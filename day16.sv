==> flow/design.v <==
module day16 (
    input       wire        clk,
    input       wire        reset,
    input       wire[1:0]   cmd_i,
    output      wire        psel_o,
    output      wire        penable_o,
    output      wire[31:0]  paddr_o,
    output      wire        pwrite_o,
    output      wire[31:0]  pwdata_o,
    input       wire        pready_i,
    input       wire[31:0]  prdata_i
  );
    typedef enum logic[1:0] {ST_IDLE = 2'b00, ST_SETUP = 2'b01, ST_ACCESS = 2'b10} apb_state_t;
    apb_state_t nxt_state;
    apb_state_t state_q;
    logic[31:0] rdata_q;
    always_ff @(posedge clk or posedge reset)
      if (reset)
        state_q <= ST_IDLE;
      else
        state_q <= nxt_state;
    always_comb begin
      nxt_state = state_q;
      case (state_q)
        ST_IDLE   : if (|cmd_i) nxt_state = ST_SETUP; else nxt_state = ST_IDLE;
        ST_SETUP  : nxt_state = ST_ACCESS;
        ST_ACCESS : begin
          if (pready_i) nxt_state = ST_IDLE;
        end
        default   : nxt_state = state_q;
      endcase
    end
    assign psel_o     = (state_q == ST_SETUP) | (state_q == ST_ACCESS);
    assign penable_o  = (state_q == ST_ACCESS);
    assign pwrite_o   = cmd_i[1];
    assign paddr_o    = 32'hDEAD_CAFE;
    assign pwdata_o   = rdata_q + 32'h1;
    always_ff @(posedge clk or posedge reset)
      if (reset)
        rdata_q <= 32'h0;
      else if (penable_o && pready_i)
        rdata_q <= prdata_i;
  endmodule
======== Step by step through the tools: day16 ========
What the tools print for day16, step after step.
Lines are those of the file above, counted from 1.
Operators carry their Yosys type and port widths (W data, S select, Z words).
Cell names lack the library's common part.
Not given: n/a
design
  top module .............................. day16
  clock ................................... clk
  standard-cell library ................... sky130hd
  corner .................................. tt_025C_1v80

======== Word-level counts ========
Counts by Yosys on the flattened word-level netlist (proc, flatten, opt, wreduce; memories kept). Register bits leave out memories and registers merged into their read ports (data or address). Print and check cells are left out. Cells with the same type and inputs are merged into one.
storage and ports
  bits in registers ....................... 34
  latch bits .............................. 0
  bits in writable memories ............... 0
  memory bits (read-only) ................. 0
  word width x clocked read ports ......... 0
  memories kept ........................... 0
  output and inout bits ................... 67
  cells after elaboration ................. 15
cells by class
  $add $sub $neg .......................... 1
  multiply operators ...................... 0
  divide/modulo/power cells ............... 0
  order comparisons ....................... 0
  equality and inequality tests ........... 3
  shift operators ......................... 0
  muxes and demuxes ....................... 3
  bitwise logic cells ..................... 1
  reductions and logical operators ........ 5
operator list
  cell                     count
  $add A32 B1 Y32 const B  1
  $pmux W2 S3              1
  $reduce_bool A3 Y1       1
  $eq A2 B1 Y1 const B     1
  $eq A2 B2 Y1 const B     1
  $ne A2 B2 Y1 const B     1
  $logic_not A2 Y1         1
  $reduce_and A2 Y1        1
  $reduce_or A2 Y1         1
  $mux W2                  1
  $or A1 B1 Y1             1
  $logic_and A1 B1 Y1      1
  $mux W1                  1

======== Depth ========
Yosys ltp: most cells in a row. Word level: on the elaborated netlist, between registers, memories and ports. Mapped: between sequential cells and ports; inverters and the memories' decode and read muxes count.
depth
  word-level depth ........................ 3
  ABC_AREA ................................ 0
  depth in mapped cells ................... 5

======== Synthesis result ========
The flow's flattened synthesis, as Yosys stat reports it; memories are mapped. The netlist is that of the ABC_AREA named above (0 if unset); the other value can give another one.
Totals and module areas in this step are rounded.
synthesis totals
  cell count .............................. 206
  synthesis area .......................... 2300 um2
  sequential area ......................... 880 um2
  mapped flip-flops ....................... 35
  buffer cells ............................ 38
cell types
  type     count  area in all (um2)
  dfrtp_1  34     850.816
  mux2_2   32     360.346
  buf_4    33     247.738
  xnor2_1  19     166.41
  xor2_1   11     96.342
  nor4_2   4      50.048
  nand2_1  12     45.043
  nand3_1  9      45.043
  nor4b_2  3      45.043
  and4_1   5      43.792
  nand4_1  7      43.792
  dfstp_2  1      26.275
  nand4_4  1      21.27
  nor4_4   1      21.27
  inv_1    5      18.768
  nor2_1   5      18.768
  nand3_4  1      17.517
  and3_2   2      15.014
Other cell types: 16; their cells: 21.

======== Worst setup path after synthesis ========
OpenSTA on the mapped netlist: ideal clock, no wires. The path of least setup slack (recovery checks aside). Input and output delay are each 20% of the period. Register names are those of the netlist, which keeps one name where synthesis merged equal registers.
path after synthesis
  path kind ............................... register -> output
  start point ............................. register rdata_q[0]
  end point ............................... output port pwdata_o[26]
  period .................................. 2120 ps
  external output delay ................... 424 ps
  time at the first pin ................... 0 ps
  data arrival time ....................... 1542 ps
  setup slack ............................. 154 ps
  delay of the path ....................... 1542 ps
  driving pins on the path ................ 6
  buffers on the path ..................... 0
  synthesis period reached ................ 1966 ps
"delay of the path" = arrival - input delay + setup time.
At an output port there is no setup time.
"driving pins on the path" counts driving pins, that of a launching flip-flop among them; a cell with two outputs on the path counts twice.
"synthesis period reached" = period - worst setup slack (recovery checks aside). The figure is calculated, with input and output delays left at 20% of the set period.
The rows between start and end are the longest chain of elaborated cells between them; the timing report does not say that the signal goes this way. Where chains are equally long, one stands for them.
Each line given opens the expression or statement behind the cell; cells for indexed reads and writes are added by Yosys, which also makes memories of some case tables.
on the way, after synthesis
  cell sequence ........................... dfrtp_1 ha_1 nand3_1 nor4_4 nor4b_2 xor2_1
  cells in the longest elaborated chain ... 1
ends and longest elaborated chain, after synthesis
  item                RTL line  RTL
  start: declaration  16        logic[31:0] rdata_q;
  start: assignment   40        rdata_q <= 32'h0;
  start: assignment   42        rdata_q <= prdata_i;
  $add A32 B1 Y32     37        assign pwdata_o   = rdata_q + 32'h1;
  end: declaration    9         output      wire[31:0]  pwdata_o,

======== Timing after layout ========
From the final timing report of record 1: the path of least setup slack in the routed layout; clock arrival at registers is part of the times.
The path's times are printed in steps of 10 ps; the period is the one set.
path post-layout
  path kind ............................... register -> output
  start point ............................. register rdata_q[4]
  end point ............................... output port pwdata_o[30]
  period .................................. 1740 ps
  external output delay ................... 350 ps
  time at the first pin ................... 290 ps
  data arrival time ....................... 1910 ps
  setup slack ............................. -510 ps
  driving pins on the path ................ 8
  buffers on the path ..................... 3
The rows between start and end are the longest chain of elaborated cells between them; the timing report does not say that the signal goes this way. Where chains are equally long, one stands for them.
on the way, post-layout
  cell sequence ........................... dfrtp_1 buf_6 nand2_4 nor4_4 buf_6 nor4b_4 xor2_1 buf_2
  cells in the longest elaborated chain ... 1
ends and longest elaborated chain, post-layout
  item                RTL line  RTL
  start: declaration  16        logic[31:0] rdata_q;
  start: assignment   40        rdata_q <= 32'h0;
  start: assignment   42        rdata_q <= prdata_i;
  $add A32 B1 Y32     37        assign pwdata_o   = rdata_q + 32'h1;
  end: declaration    9         output      wire[31:0]  pwdata_o,

Top module day16; platform sky130hd; tools Yosys and OpenROAD; 2 stored runs in no particular order. Input and output delays are each 20% of the period that was set; the output load is 0.01 pF.
By "reached clock period" is meant the clock period of the run minus its worst setup slack. This is arithmetic on one report: input and output delays are still those of the set period (20% each).
"allowed time less slack (worst setup path)": the worst setup path's part of the clock period (all of it between registers, 20% less for each end at a port) less its slack. A launch clock that arrives late makes it longer, a capture clock that arrives late makes it shorter.
"power consumption": no workload was simulated; the value follows from the tool's default switching activity.
"allowed time less slack (worst setup path)" is given in steps of 10 ps.
Measured values are rounded.

======== record 1 ========
==> flow/run.sh <==
#!/bin/bash
# the make line also repeats the synthesis and layout settings of config.mk as NAME=value (left out here)
make -C /OpenROAD-flow-scripts/flow DESIGN_CONFIG=/design/flow/config.mk WORK_HOME=/design/flow/orfs CLKGATE_MAP_FILE= finish
==> flow/config.mk <==
export PLATFORM = sky130hd
export DESIGN_NAME = day16
export DESIGN_NICKNAME = day16
export VERILOG_FILES = /design/flow/design.v
export SDC_FILE = /design/flow/constraint.sdc
export NUM_CORES = 4
export LEC_CHECK = 0
export CAP_MARGIN = 20
export CORE_MARGIN = 2
export CORE_UTILIZATION = 40
export SLEW_MARGIN = 20
==> flow/constraint.sdc <==
create_clock -name core_clock -period 1.74 [get_ports {clk}]
set_input_delay 0.3480 -clock core_clock [delete_from_list [all_inputs] [get_ports {clk}]]
set_output_delay 0.3480 -clock core_clock [all_outputs]
set_load 0.01 [all_outputs]

-------- measured, record 1 --------
  Yosys chip area after synthesis ......... 2300 um2
  die size ................................ 6300 um2
  utilization of the finished layout ...... 70 %
  lowest setup slack ...................... -510 ps
  total negative slack on setup checks .... -10000 ps
  power consumption ....................... 1.6 mW
  reached clock period .................... 2253 ps
  allowed time less slack (worst setup path) .. 1910 ps
  worst setup path type ................... register -> output

======== record 2 ========
==> flow/run.sh <==
#!/bin/bash
# the make line also repeats the synthesis and layout settings of config.mk as NAME=value (left out here)
make -C /OpenROAD-flow-scripts/flow DESIGN_CONFIG=/design/flow/config.mk WORK_HOME=/design/flow/orfs CLKGATE_MAP_FILE= finish
==> flow/config.mk <==
export PLATFORM = sky130hd
export DESIGN_NAME = day16
export DESIGN_NICKNAME = day16
export VERILOG_FILES = /design/flow/design.v
export SDC_FILE = /design/flow/constraint.sdc
export NUM_CORES = 4
export LEC_CHECK = 0
export CAP_MARGIN = 20
export CELL_PAD_IN_SITES_GLOBAL_PLACEMENT = 1
export CORE_MARGIN = 2
export CORE_UTILIZATION = 37
export GPL_ROUTABILITY_DRIVEN = 0
export HOLD_SLACK_MARGIN = 0.27
export MIN_ROUTING_LAYER = met1
export PLACE_DENSITY = 0.43
export SLEW_MARGIN = 5
==> flow/constraint.sdc <==
create_clock -name core_clock -period 2.68 [get_ports {clk}]
set_input_delay 0.5360 -clock core_clock [delete_from_list [all_inputs] [get_ports {clk}]]
set_output_delay 0.5360 -clock core_clock [all_outputs]
set_load 0.01 [all_outputs]

-------- measured, record 2 --------
  Yosys chip area after synthesis ......... 2300 um2
  die size ................................ 6800 um2
  utilization of the finished layout ...... 56 %
  lowest setup slack ...................... 44 ps
  total negative slack on setup checks .... 0 ps
  power consumption ....................... 1.1 mW
  reached clock period .................... 2636 ps
  allowed time less slack (worst setup path) .. 2100 ps
  worst setup path type ................... register -> output
