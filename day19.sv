==> flow/design.v <==
module day19 #(
    parameter DEPTH   = 4,
    parameter DATA_W  = 1
  )(
    input         wire              clk,
    input         wire              reset,
    input         wire              push_i,
    input         wire[DATA_W-1:0]  push_data_i,
    input         wire              pop_i,
    output        wire[DATA_W-1:0]  pop_data_o,
    output        wire              full_o,
    output        wire              empty_o
  );
    typedef enum logic[1:0] {ST_PUSH = 2'b01,
                             ST_POP  = 2'b10,
                             ST_BOTH = 2'b11} fifo_state_t;
    parameter PTR_W = $clog2(DEPTH);
    logic [PTR_W:0] nxt_rd_ptr;
    logic [PTR_W:0] rd_ptr_q;
    logic [PTR_W:0] nxt_wr_ptr;
    logic [PTR_W:0] wr_ptr_q;
    logic [DATA_W-1:0] fifo_pop_data;
    assign pop_data_o = fifo_pop_data;
    logic [DEPTH-1:0] [DATA_W-1:0] fifo_mem;
    always_ff @(posedge clk or posedge reset)
      if (reset) begin
        rd_ptr_q <= {PTR_W+1{1'b0}};
        wr_ptr_q <= {PTR_W+1{1'b0}};
      end else begin
        rd_ptr_q <= nxt_rd_ptr;
        wr_ptr_q <= nxt_wr_ptr;
      end
    always_comb begin
      nxt_rd_ptr = rd_ptr_q;
      nxt_wr_ptr = wr_ptr_q;
      fifo_pop_data = fifo_mem[rd_ptr_q[PTR_W-1:0]];
      case ({pop_i, push_i})
        ST_PUSH: begin
          nxt_wr_ptr = wr_ptr_q + {{PTR_W{1'b0}}, 1'b1};
        end
        ST_POP: begin
          nxt_rd_ptr = rd_ptr_q + {{PTR_W{1'b0}}, 1'b1};
          fifo_pop_data = fifo_mem[rd_ptr_q[PTR_W-1:0]];
        end
        ST_BOTH: begin
          nxt_wr_ptr = wr_ptr_q + {{PTR_W{1'b0}}, 1'b1};
          nxt_rd_ptr = rd_ptr_q + {{PTR_W{1'b0}}, 1'b1};
        end
      endcase
    end
    always_ff @(posedge clk)
      if (push_i)
        fifo_mem[wr_ptr_q[PTR_W-1:0]] <= push_data_i;
    assign full_o = (rd_ptr_q[PTR_W] != wr_ptr_q[PTR_W]) &
                    (rd_ptr_q[PTR_W-1:0] == wr_ptr_q[PTR_W-1:0]);
    assign empty_o = (rd_ptr_q[PTR_W:0] == wr_ptr_q[PTR_W:0]);
  endmodule
## Reports on day19

The steps from the RTL of day19 to its reports follow in flow order.
Lines are those of the file above, counted from 1.
Cell names lack the library's common part.
A cell with n/a has no value.

- Top: day19
- Clock port: clk
- Cell library: sky130hd
- Corner: tt_025C_1v80

## After elaboration

Yosys after proc, flatten, opt, wreduce and memory -nomap, before mapping. Enables and synchronous resets that opt folds into registers are not counted as muxes. Memory bits, and registers merged into a memory's read port (data or address), are not among the register bits. Print and check cells are not counted. Equal cells are merged and count once.

- Register bits: 10

- Add/sub/neg operators: 3
- Equal/unequal tests: 6
- Shifts and indexed selects: 3
- Bitwise operators: 4
- Reductions and logical operators: 2

Operator list:

| cell | number |
|---|---|
| adder 3 x 1 -> 3 bit with constant B | 2 |
| variable shift 1 x 3 -> 4 bit | 1 |
| variable shift 1 x 3 -> 4 bit with constant A | 1 |
| == test 2 bit with constant B | 2 |
| OR reduction 2 bit | 2 |
| variable part select 4 x 2 -> 1 bit | 1 |
| bitwise AND 4 bit | 1 |
| OR 4 bit | 1 |
| inverter 4 bit | 1 |
| negation 2 -> 3 bit | 1 |
| == test 3 bit | 1 |
| == test 2 x 1 -> 1 bit with constant B | 1 |
| == test 2 bit | 1 |
| != test 1 bit | 1 |
| bitwise AND 1 bit | 1 |

## Depth

Yosys ltp: most cells in a row. Word level: on the elaborated netlist, between registers, memories and ports. Mapped: between sequential cells and ports; inverters and the memories' decode and read muxes count.

- Depth after elaboration: 5
- ABC_AREA: 0
- Mapped depth: 4
- Gate-level depth less buffers: 4

## After synthesis

Source: synth_stat.txt of the flow (Yosys; design flattened, memories mapped). It holds for the ABC_AREA given above (unset counts as 0); a run with the other value may have another netlist.
Totals and module areas in this step are rounded.

- Cell count: 45
- Cell area after synthesis: 551 um^2
- Area of sequential cells: 270 um^2
- Flip-flops: 10
- Buffers: 0

Cells by type:

| cell | number |
|---|---|
| dfrtp_1 | 6 |
| edfxtp_1 | 4 |
| ha_1 | 6 |
| xor2_1 | 4 |
| xnor2_1 | 3 |
| inv_1 | 6 |
| mux4_2 | 1 |
| o32ai_2 | 1 |
| nand2_1 | 4 |
| o22ai_1 | 2 |
| mux2_1 | 1 |
| o32ai_1 | 1 |
| nand3b_1 | 1 |
| nor3b_1 | 1 |
| nand2b_1 | 1 |
| nor3_1 | 1 |
| o21ai_0 | 1 |
| inv_2 | 1 |

## Path before layout

Source: OpenSTA report_checks on the synthesized netlist (no wires, ideal clock, input and output delay 20% of the period each), path of least setup slack; recovery checks are left aside. Register names are those of the netlist, which keeps one name where synthesis merged equal registers.

- Kind: register to register
- Start: register wr_ptr_q[0]
- End: register fifo_mem
- Period: 1.82 ns
- Library setup time: 0.267 ns
- Data arrival time: 1.060 ns
- Data required time: 1.553 ns
- Path slack: 0.493 ns
- Path delay: 1.327 ns
- Driving pins on the path: 5
- Path buffers: 0
- Synthesis period reached: 1.327 ns

"path delay" is the arrival time less input delay plus setup time.
"driving pins on the path" counts driving pins, that of a launching flip-flop among them; a cell with two outputs on the path counts twice.
"synthesis period reached" = period - worst setup slack (recovery checks aside). The figure is calculated, with input and output delays left at 20% of the set period.
Where an end lacks its bit number, it is one bit of the signal, or one of the new flip-flops if synthesis recoded a state register.
Between the ends stands the longest chain of elaborated cells between them, by number of cells; it is not shown to be the way that was timed. Of several equally long chains one is given.
A line is the first line of the expression or statement that the cell stems from. Yosys adds cells for indexed reads and writes and turns some case tables into memories.

- Cells stage by stage: dfrtp_1 > inv_2 > ha_1 > nand3b_1 > o22ai_1
- Cells in the longest elaborated chain: 5
- Elaborated cells between the ends (all ways): 6
- RTL lines with such cells: 1

Ends and longest elaborated chain, after synthesis:

| item | RTL line | source |
|---|---|---|
| from (decl) | 21 | `logic [PTR_W:0] wr_ptr_q;` |
| from (assign) | 28 | `wr_ptr_q <= {PTR_W+1{1'b0}};` |
| from (assign) | 31 | `wr_ptr_q <= nxt_wr_ptr;` |
| negation 2 -> 3 bit | 53 | `fifo_mem[wr_ptr_q[PTR_W-1:0]] <= push_data_i;` |
| variable shift 1 x 3 -> 4 bit | 53 |  |
| inverter 4 bit | 53 |  |
| bitwise AND 4 bit | 53 |  |
| OR 4 bit | 53 |  |
| to (assign) | 53 |  |
| to (decl) | 24 | `logic [DEPTH-1:0] [DATA_W-1:0] fifo_mem;` |

## Timing after layout

From the final timing report of run 1: the path of least setup slack in the routed layout; clock arrival at registers is part of the times.

- Kind: register to output
- Start: register rd_ptr_q[1]
- End: output port pop_data_o[0]
- Period: 1.0 ns
- Data arrival time: 1.30 ns
- Data required time: 0.80 ns
- Path slack: -0.50 ns
- Driving pins on the path: 3
- Path buffers: 1

Between the ends stands the longest chain of elaborated cells between them, by number of cells; it is not shown to be the way that was timed. Of several equally long chains one is given.

- Cells stage by stage: dfrtp_1 > mux4_2 > buf_2
- Cells in the longest elaborated chain: 1
- Elaborated cells between the ends (all ways): 1

Ends and longest elaborated chain, after layout:

| item | RTL line | source |
|---|---|---|
| from (decl) | 19 | `logic [PTR_W:0] rd_ptr_q;` |
| from (assign) | 27 | `rd_ptr_q <= {PTR_W+1{1'b0}};` |
| from (assign) | 30 | `rd_ptr_q <= nxt_rd_ptr;` |
| variable part select 4 x 2 -> 1 bit | 43 | `fifo_pop_data = fifo_mem[rd_ptr_q[PTR_W-1:0]];` |
| to (decl) | 10 | `output        wire[DATA_W-1:0]  pop_data_o,` |

--- measured runs ---
day19 through Yosys and OpenROAD on sky130hd: 2 stored runs, unordered, with their settings and measured results. The constraints put input and output delay at 20% of the set period each and load the outputs with 0.01 pF.
Measured values are rounded.

### Run 1

Settings: `period_ns=1.0`, `CORE_UTILIZATION=49`, `SETUP_SLACK_MARGIN=-0.03`, `PLACE_DENSITY=0.47`, `CELL_PAD_IN_SITES_GLOBAL_PLACEMENT=1`, `CTS_CLUSTER_DIAMETER=303`, `CAP_MARGIN=40`, `SLEW_MARGIN=30`, `MIN_ROUTING_LAYER=met1`, `MAX_ROUTING_LAYER=met5`, `CORE_MARGIN=2`

- Smallest setup slack: -0.499 ns
- Post-layout utilization: 76.0 %
- Std-cell area (final layout): 822 um^2
- Setup total negative slack: -3.06 ns
- Mapped cell area after synthesis: 551 um^2
- Die area: 1410 um^2

### Run 2

Settings: `period_ns=1.0`, `CAP_MARGIN=20`, `CORE_MARGIN=2`, `CORE_UTILIZATION=40`, `SLEW_MARGIN=20`

- Post-layout utilization: 69.6 %
- Std-cell area (final layout): 906 um^2
- Smallest setup slack: -0.502 ns
- Die area: 1690 um^2
- Mapped cell area after synthesis: 551 um^2
- Setup total negative slack: -2.99 ns
--- end ---
